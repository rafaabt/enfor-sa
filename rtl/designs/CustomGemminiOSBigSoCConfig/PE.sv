==> flow/design.v <==
module PE(
  input         clock,
  input  [31:0] io_inR,
                io_inD,
  input         io_dir,
                io_en,
  output [31:0] io_outL,
                io_outU
);
  reg [31:0] reg_0;	 
  always @(posedge clock) begin
    if (io_en) begin
      if (io_dir)
        reg_0 <= io_inD;	 
      else
        reg_0 <= io_inR;	 
    end
  end  
  assign io_outL = reg_0;	 
  assign io_outU = reg_0;	 
endmodule
### From RTL to reports: PE

Tool output for the design above, in the order of the flow.
Line numbers count from 1 in the design file above.
Cell names lack the library's common part.
Not given: --

* top module: PE
* clock port: clock
* library: sky130hd
* corner: tt_025C_1v80

### Elaborated design

Yosys after proc, flatten, opt, wreduce and memory -nomap, before mapping. Enables and synchronous resets that opt folds into registers are not counted as muxes. Memory bits, and registers merged into a memory's read port (data or address), are not among the register bits. Print and check cells are not counted. Equal cells are merged and count once.

* flip-flop bits (word level): 32
* input bits: 67
* output and inout port bits: 64

* multiplexer cells: 1

Operator list (count)
* 2-to-1 mux 32 bit: 1

### Depth

Yosys ltp: most cells in a row. Word level: on the elaborated netlist, between registers, memories and ports. Mapped: between sequential cells and ports; inverters and the memories' decode and read muxes count.

* depth after elaboration: 1
* ABC_AREA: 0
* mapped depth: 3
* depth with buffers taken out: 1

### Synthesis result

Yosys stat after the flow's synthesis: flattened, memories mapped to cells. It holds for the ABC_AREA given above (unset counts as 0); a run with the other value may have another netlist.
Totals and module areas in this step are rounded.

* mapped cells: 100
* synthesis area: 1750 µm²
* mapped flip-flops: 32
* buffer cells: 36

Cells by type
* edfxtp_1: count 32, area in all 960.922 µm²
* mux2_4: count 30, area in all 450.432 µm²
* buf_4: count 32, area in all 240.23 µm²
* buf_12: count 3, area in all 60.058 µm²
* mux2_2: count 2, area in all 22.522 µm²
* buf_6: count 1, area in all 11.261 µm²

### Worst setup path after synthesis

Source: OpenSTA report_checks on the synthesized netlist (no wires, ideal clock, input and output delay 20% of the period each), path of least setup slack; recovery checks are left aside. Register names are those of the netlist, which keeps one name where synthesis merged equal registers.

* path type: input to register
* start point: in io_dir
* end point: reg reg_0[0]
* clock period: 1140 ps
* setup time: 260 ps
* time at the first pin: 228 ps
* arrival time: 769 ps
* required time: 880 ps
* setup slack: 110 ps
* delay of the path: 801 ps
* stages on the path: 3
* path buffers: 2
* synthesis period reached: 1030 ps

"delay of the path" = arrival - input delay + setup time.
"stages on the path": output pins that drive a net of the path, with the launching flip-flop's if there is one; two outputs of one cell count as two.
"synthesis period reached" = period - worst setup slack (recovery checks aside). The figure is calculated, with input and output delays left at 20% of the set period.
The rows between start and end are the longest chain of elaborated cells between them; the timing report does not say that the signal goes this way. Where chains are equally long, one stands for them.
Each line given opens the expression or statement behind the cell; cells for indexed reads and writes are added by Yosys, which also makes memories of some case tables.

* cell sequence: buf_6 -> buf_12 -> mux2_4
* cells in the longest elaborated chain: 1

RTL lines, path after synthesis
* from (decl): line 5 `input         io_dir,`
* 2-to-1 mux 32 bit: line 13 `if (io_dir)`
* to (assign): line 14 `reg_0 <= io_inD;`
* to (assign): line 16 `reg_0 <= io_inR;`
* to (decl): line 10 `reg [31:0] reg_0;`

### Worst path after layout

Path of least setup slack in the final report of record 1 (OpenROAD, finished layout, wires in). Where an end is a register, its clock arrival counts in the times.
The path's times are printed in steps of 10 ps; the period is the one set.

* path type: register to output
* start point: reg reg_0[5]
* end point: out io_outL[5]
* clock period: 1480 ps
* external output delay: 300 ps
* time at the first pin: 330 ps
* arrival time: 1260 ps
* required time: 1180 ps
* setup slack: -70 ps
* stages on the path: 2
* path buffers: 1

* cell sequence: edfxtp_1 -> clkdlybuf4s50_1
* cells in the longest elaborated chain: 0

RTL lines, path after layout
* from (decl): line 10 `reg [31:0] reg_0;`
* from (assign): line 14 `reg_0 <= io_inD;`
* from (assign): line 16 `reg_0 <= io_inR;`
* to (decl): line 7 `output [31:0] io_outL,`

Hand-over note for PE

Measured results for PE: 2 stored runs of the Yosys and OpenROAD flow on sky130hd. The settings differ; the order carries no meaning. The constraints put input and output delay at 20% of the set period each and load the outputs with 0.01 pF.
"clock period achieved" means the clock period less the worst setup slack. The figure is calculated, with input and output delays left at 20% of the set period.
"worst setup path time" = time allowed to the worst setup path (clock period - input delay - output delay, where it has them) - its slack; a late launch clock adds to it, a late capture clock takes from it.
"total power of the final layout" is the tool's figure for a default switching activity; nothing was simulated.
"worst setup path time" is known to 10 ps.
The measured numbers are rounded.

### Record 1

Settings: `period_ns=1.48`, `CORE_UTILIZATION=52`, `SETUP_SLACK_MARGIN=-0.11`, `PLACE_DENSITY_LB_ADDON=0.28`, `CELL_PAD_IN_SITES_GLOBAL_PLACEMENT=0`, `GPL_TIMING_DRIVEN=1`, `CTS_CLUSTER_DIAMETER=284`, `MIN_ROUTING_LAYER=met1`, `CAP_MARGIN=20`, `CORE_MARGIN=2`, `SLEW_MARGIN=20`

- Post-route utilization: 90.3 %
- Total power of the final layout: 2.35 mW
- Area inside the die boundary: 3,840 µm²
- Lowest hold slack: 581 ps
- Clock period achieved: 1,552 ps
- Standard-cell area after routing: 2,970 µm²
- Summed negative setup slack: -1,280 ps
- Chip area after synthesis (Yosys): 1,750 µm²
- Worst setup path time: 1,260 ps
- Class of the worst setup path: register to output
- Worst slack on setup checks: -72 ps

### Record 2

Settings: `period_ns=1.0`, `CAP_MARGIN=20`, `CORE_MARGIN=2`, `CORE_UTILIZATION=40`, `SLEW_MARGIN=20`

- Area inside the die boundary: 4,910 µm²
- Worst setup path time: 830 ps
- Class of the worst setup path: register to output
- Summed negative setup slack: -378 ps
- Post-route utilization: 61.1 %
- Clock period achieved: 1,033 ps
- Chip area after synthesis (Yosys): 1,750 µm²
- Total power of the final layout: 3.38 mW
- Lowest hold slack: 509 ps
- Standard-cell area after routing: 2,600 µm²
- Worst slack on setup checks: -33 ps

End of note.
